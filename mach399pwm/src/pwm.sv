==> flow/design.v <==
module pwmOC
#(
parameter WIDTH=17,
HRBITS=3
)
(
input wire clk,
input wire rst,
input wire [WIDTH-HRBITS-1:0] tb,
output reg falling,
output reg [(1<<HRBITS)-1:0] pwmD,
input wire [WIDTH-1:0] cmpL,
input wire [WIDTH-1:0] cmpH
);
reg [WIDTH-1:0] cmpL_int, cmpL_int_next;
reg falling_next;
reg x, x_next;
reg [(1<<HRBITS)-1:0] pwmD_next;
always_ff @(posedge clk, posedge rst) begin
	if(rst) begin
		pwmD <= '1;
		x <= '1;
		cmpL_int <= 'd50;
		falling <= '0;
	end else begin
		pwmD <= pwmD_next;
		x <= x_next;
		cmpL_int <= cmpL_int_next;
		falling <= falling_next;
	end
end
always_comb begin
	x_next = x;
	falling_next = 1'b0;
	cmpL_int_next = cmpL_int;
	pwmD_next = {(1<<HRBITS){x}};
	if(tb==cmpH[WIDTH-1:HRBITS]) begin
		x_next = '1;
		pwmD_next = {((1<<HRBITS)){1'b1}} << cmpH[HRBITS-1:0];
		cmpL_int_next = cmpL;
	end else if (tb == cmpL_int[WIDTH-1:HRBITS]) begin
		x_next = '0;
		falling_next = 1'b1;
		pwmD_next = {((1<<HRBITS)){1'b1}} >> ((1<<HRBITS) - cmpL_int[HRBITS-1:0]);
	end
end
endmodule
module deltasigma
#(
	parameter BITS=5
)
(
	input wire clk,
	input wire rst,
	input wire [BITS-1:0] data_in,
	input wire next,
	output wire out
);
reg [BITS+1:0] sigma, sigma_next;
assign out = sigma[BITS+1];
wire [BITS+1:0] delta = out? ({2'b11,{BITS{1'b0}}}) : '0;
wire [BITS+1:0] delta_out = {2'b00,data_in}  + delta;
wire [BITS+1:0] sigma_out = delta_out + sigma;
always_ff @(posedge clk or posedge rst) begin
	if(rst) begin
		sigma <= '0;  
	end else begin
		sigma <= sigma_next;
	end
end
always_comb begin
	sigma_next = sigma;
	if(next) begin
		sigma_next = sigma_out;
	end
end
endmodule
module pwm
#(
parameter WIDTH = 20,  
parameter HRBITS = 3,
parameter PERIOD = 'hff,
parameter DSBITS = 5
)
(
input wire clk,
input wire rst,
input wire [WIDTH-1:0]cmpA,
input wire [DSBITS-1:0] ds_fraction,
output wire [(1<<HRBITS)-1:0] pwm0D,
output wire [(1<<HRBITS)-1:0] pwm1D,
output wire tb_dbg
);
reg [WIDTH-HRBITS-1:0] tb;
reg [WIDTH-HRBITS-1:0] tb_next;
reg [WIDTH-HRBITS-1:0] prd, prd_next;   
reg [WIDTH-HRBITS-1:0] midPrd;
reg [WIDTH-1:0] cmpL1;
wire ds_out;
wire tw_out;
wire tw_next_out;
wire falling0, falling1;
deltasigma #(.BITS(DSBITS)) DS(.clk, .rst, .data_in(ds_fraction), .next(tw_next_out), .out(ds_out));
twister TWISTER(.clk, .rst, .d_in(ds_out), .d_out(tw_out), .next_out(tw_next_out), .next(falling0 | falling1));
pwmOC #(.WIDTH(WIDTH), .HRBITS(3)) OC0(.clk(clk), .rst(rst), .tb(tb), .pwmD(pwm0D), .falling(falling0),
	.cmpH('0),
	.cmpL(cmpA + tw_out));
pwmOC #(.WIDTH(WIDTH), .HRBITS(3)) OC1(.clk(clk), .rst(rst), .tb(tb), .pwmD(pwm1D), .falling(falling1),
	.cmpH( {{HRBITS{1'b0}},midPrd}<<HRBITS),
	.cmpL(cmpL1 + tw_out));
assign tb_dbg = tb[5];
always_comb begin 
	midPrd = (prd>>1) + 'd1;
	cmpL1 = ({midPrd,{HRBITS{1'b0}}})+cmpA[WIDTH-1:0];
	if(cmpL1 > {prd,{HRBITS{1'b0}}}) begin
		cmpL1 = cmpL1 - ({prd,{HRBITS{1'b0}}});
	end
end
always_ff @(posedge clk, posedge rst) begin
	if(rst) begin
		prd <= PERIOD;
		tb <= 1'b0;
	end else begin
		tb <= tb_next;
		prd <= prd_next;
	end
end
always_comb begin
	tb_next = tb+1;
	prd_next = prd;
	if(tb==prd) begin
		tb_next = '0;
	end
end
endmodule
module twister(
input wire clk, rst,
input wire d_in,
input wire next,
output wire d_out,
output reg next_out
);
reg [2:0] state;
reg [2:0] state_next;
reg d0, d1;
reg d0_next, d1_next;
assign d_out = d0;
always_ff @(posedge clk or posedge rst) begin
	if(rst) begin
		state <= '0;
		d0 <= '0;
		d1 <= '0;
	end else begin
		state <= state_next;
		d0 <= d0_next;
		d1 <= d1_next;
	end
end
always_comb begin
	state_next = state;
	d0_next = d0;
	d1_next = d1;
	next_out = '0;
	case (state)
	3'd0: begin
		if(next) begin
			next_out = '1;
			d0_next = d_in;
			state_next = state+1;
		end
	end
	3'd1: begin
		next_out = '1; 	
		d1_next = d_in;
		state_next = state+1;
	end
	3'd2: begin
		if(next) begin
			d0_next = d1;
			state_next = state+1;
		end
	end
	3'd3: begin
		if(next) begin
			next_out = '1; 	
			d1_next = d_in;
			state_next = state+1;
		end
	end
	3'd4: begin
		next_out = '1;
		d0_next = d_in;
		state_next = state+1;
	end
	3'd5: begin
		if(next) begin
			d0_next = d1;
			state_next = '0;
		end
	end
	endcase
end
endmodule
# Reports on pwm
# What the tools print for pwm, step after step.
# Lines are those of the file above, counted from 1.
# Not given: -
# inputs
top_module,pwm
clock_port,clk
cell_library,sky130hd
corner,tt_025C_1v80

# Elaborated design
# Yosys after proc, flatten, opt, wreduce and memory -nomap, before mapping. Memory bits, and registers merged into a memory's read port (data or address), are not among the register bits. Print and check cells are not counted. Equal cells are merged and count once.
# word_totals
ff_bits,89
out_inout_bits,17
wordCells,79
# op_classes
addsub,10
n_cmp,1
equal,14
n_shift,2
mux,24
bitwise,1
n_reduce_logical,14
# op_table
cell,count
>> shifter 8 x 32 -> 8 bit with constant A,2
adder 20 x 1 -> 20 bit,2
== test 17 bit,2
== test 17 x 8 -> 1 bit with constant B,2
two-way mux 8 bit,4
adder 11 x 20 -> 20 bit with constant A,1
subtractor 20 x 11 -> 20 bit with constant B,1
greater-than comparator 20 x 11 -> 1 bit with constant B,1
two-way mux 20 bit,1
adder 17 x 1 -> 17 bit with constant B,1
zero test 17 bit,1
two-way mux 17 bit,1
two-way mux 1 bit,11
subtractor 4 x 3 -> 5 bit with constant A,2
case mux 3 bit (select 3 bit),1
adder 5 x 7 -> 7 bit,1
adder 7 bit,1
two-way mux 7 bit,1
!= test 2 bit with constant B,3
nonzero test 2 bit,3
OR reduction 2 bit,3
== test 3 x 2 -> 1 bit with constant B,2
== test 3 bit with constant B,2
AND reduction 3 bit,2
two-way mux 3 bit,2
nonzero test 5 bit,1
!= test 2 x 1 -> 1 bit with constant B,2
nonzero test 4 bit,1
# Not listed: further kinds 8, cells in them 9.

# Logic depth
# Yosys ltp: most cells in a row. Word level: on the elaborated netlist, between registers, memories and ports. Mapped: between sequential cells and ports; inverters and the memories' decode and read muxes count.
# logic_depth
ltp_word,4
ABC_AREA,0
depth_mapped,13

# After synthesis
# Yosys stat after the flow's synthesis: flattened, memories mapped to cells. It holds for the ABC_AREA given above (unset counts as 0); a run with the other value may have another netlist.
# synth_totals
cells,665
yosys_area_mm2,0.0058306
seqArea_mm2,0.0022572
ff_cells,89
n_buf,41
# types
cell_type,count
sky130_fd_sc_hd__dfrtp_1,65
sky130_fd_sc_hd__dfstp_2,24
sky130_fd_sc_hd__xnor2_1,65
sky130_fd_sc_hd__xor2_1,31
sky130_fd_sc_hd__nand2_1,71
sky130_fd_sc_hd__ha_1,21
sky130_fd_sc_hd__o21ai_0,44
sky130_fd_sc_hd__a21oi_1,41
sky130_fd_sc_hd__nor2_1,54
sky130_fd_sc_hd__clkbuf_1,32
sky130_fd_sc_hd__inv_1,29
sky130_fd_sc_hd__and3_1,17
sky130_fd_sc_hd__nand3_1,21
sky130_fd_sc_hd__nand4_1,15
sky130_fd_sc_hd__nor3_1,15
sky130_fd_sc_hd__nor2b_1,9
sky130_fd_sc_hd__and2_1,7
sky130_fd_sc_hd__nor4_1,7
# Not listed: further types 55, cells in them 97.
# The figures by module come from a second, unflattened synthesis with its own total; it is not the netlist above.
# unflattened
cells_unflattened,684
area_unflattened_mm2,0.0065613
# Rows give one instance, submodules left out.
# modules
mod,n_inst,cells,area_mm2,mod_seq_area_mm2
pwmOC,2,146,0.0016829,0.0007657
pwm,1,303,0.0023047,0.0004254
deltasigma (BITS=5),1,45,0.0004892,0.0001752
twister,1,44,0.0004016,0.0001251

# Timing after synthesis
# OpenSTA on the mapped netlist: ideal clock, no wires. The path of least setup slack (recovery checks aside). Input and output delay are each 20% of the period. Register names are those of the netlist, which keeps one name where synthesis merged equal registers.
# synth_timing
path_kind,input port to flip-flop
start,input cmpA[10]
end,register OC1.cmpL_int[19]
tclk_ps,4520
arrival_ps,3372
required_time_ps,4455
path_slack_ps,1083
delay_ps,2533
stages,12
path_buffers,2
period_less_setup_slack_ps,3437
# "delay_ps" is the arrival time less input delay plus setup time.
# "stages" counts driving pins, that of a launching flip-flop among them; a cell with two outputs on the path counts twice.
# "period_less_setup_slack_ps" = period - worst setup slack (recovery checks aside). The figure is calculated, with input and output delays left at 20% of the set period.
# Between the ends stands the longest chain of elaborated cells between them, by number of cells; it is not shown to be the way that was timed. Of several equally long chains one is given.
# A line is the first line of the expression or statement that the cell stems from. Yosys adds cells for indexed reads and writes and turns some case tables into memories.
# synth_via
path_cell_list,sky130_fd_sc_hd__clkbuf_1 -> sky130_fd_sc_hd__inv_1 -> sky130_fd_sc_hd__ha_1 -> sky130_fd_sc_hd__a31oi_1 -> sky130_fd_sc_hd__o21a_1 -> sky130_fd_sc_hd__and3_1 -> sky130_fd_sc_hd__buf_2 -> sky130_fd_sc_hd__mux2i_2 -> sky130_fd_sc_hd__o2111a_1 -> sky130_fd_sc_hd__nand4_1 -> sky130_fd_sc_hd__o311ai_1 -> sky130_fd_sc_hd__o21a_1
elab_chain_cells,4
cells_between,5
cone_classes,3 x add/sub; 1 x compare; 1 x mux
# synth_rtl
element,line,text
start: declaration,88,"input wire [WIDTH-1:0]cmpA,"
adder 11 x 20 -> 20 bit,114,"cmpL1 = ({midPrd,{HRBITS{1'b0}}})+cmpA[WIDTH-1:0];"
greater-than comparator 20 x 11 -> 1 bit,115,"if(cmpL1 > {prd,{HRBITS{1'b0}}}) begin"
two-way mux 20 bit,115,
adder 20 x 1 -> 20 bit,110,.cmpL(cmpL1 + tw_out));
end: assignment,23,cmpL_int <= 'd50;
end: assignment,28,cmpL_int <= cmpL_int_next;
end: declaration,15,"reg [WIDTH-1:0] cmpL_int, cmpL_int_next;"

# Worst path after layout
# From the final timing report of flow run A: the path of least setup slack in the routed layout; clock arrival at registers is part of the times.
# The report prints the path's times to 10 ps; the period is as set.
# layout_timing
path_kind,input port to flip-flop
start,input cmpA[19]
end,register OC1.cmpL_int[19]
tclk_ps,2910
arrival_ps,3120
required_time_ps,3230
path_slack_ps,110
stages,11
path_buffers,2
# Between the ends stands the longest chain of elaborated cells between them, by number of cells; it is not shown to be the way that was timed. Of several equally long chains one is given.
# layout_via
path_cell_list,sky130_fd_sc_hd__clkdlybuf4s15_1 -> sky130_fd_sc_hd__nand4_1 -> sky130_fd_sc_hd__or4_4 -> sky130_fd_sc_hd__nand3b_4 -> sky130_fd_sc_hd__and3_4 -> sky130_fd_sc_hd__buf_6 -> sky130_fd_sc_hd__mux2i_4 -> sky130_fd_sc_hd__o2111a_1 -> sky130_fd_sc_hd__nand4_1 -> sky130_fd_sc_hd__o311ai_2 -> sky130_fd_sc_hd__o21a_1
elab_chain_cells,4
cells_between,5
cone_classes,3 x add/sub; 1 x compare; 1 x mux
# layout_rtl
element,line,text
start: declaration,88,"input wire [WIDTH-1:0]cmpA,"
adder 11 x 20 -> 20 bit,114,"cmpL1 = ({midPrd,{HRBITS{1'b0}}})+cmpA[WIDTH-1:0];"
greater-than comparator 20 x 11 -> 1 bit,115,"if(cmpL1 > {prd,{HRBITS{1'b0}}}) begin"
two-way mux 20 bit,115,
adder 20 x 1 -> 20 bit,110,.cmpL(cmpL1 + tw_out));
end: assignment,23,cmpL_int <= 'd50;
end: assignment,28,cmpL_int <= cmpL_int_next;
end: declaration,15,"reg [WIDTH-1:0] cmpL_int, cmpL_int_next;"

# pwm through Yosys and OpenROAD on sky130hd: 2 stored runs, unordered, with their settings and measured results. The constraints put input and output delay at 20% of the set period each and load the outputs with 0.01 pF.
# By "achieved_period_ps" is meant the clock period of the run minus its worst setup slack. This is arithmetic on one report: input and output delays are still those of the set period (20% each).
# "worst_path_time_ps": the worst setup path's part of the clock period (all of it between registers, 20% less for each end at a port) less its slack. A launch clock that arrives late makes it longer, a capture clock that arrives late makes it shorter.
# "final_power_mw" is the tool's figure for a default switching activity; nothing was simulated.
# "worst_path_time_ps" is known to 10 ps.
# Among the settings, - means not set for that run.
run name,period_ns,CORE_UTILIZATION,SETUP_SLACK_MARGIN,PLACE_DENSITY,GPL_TIMING_DRIVEN,GPL_ROUTABILITY_DRIVEN,CTS_CLUSTER_SIZE,CAP_MARGIN,MAX_ROUTING_LAYER,CORE_MARGIN,SLEW_MARGIN,holdWs_ps,final_stdcell_area_mm2,achieved_period_ps,fin_ws_ps,design.die.area_mm2,synth_area_mm2,layout_utilization_pct,worst_path_time_ps,worstPathKind,fin_tns_ps,final_power_mw
flow run A,2.91,53,0.11,0.93,0,0,93,15,met4,2,20,497,0.0071331,2796,114,0.0118559,0.0058306,66.1,2210,input port to flip-flop,0,2.508
flow run B,5.03,40,-,-,-,-,-,20,-,2,20,484,0.0066651,4205,825,0.0155588,0.0058306,46.4,3200,input port to flip-flop,0,1.601
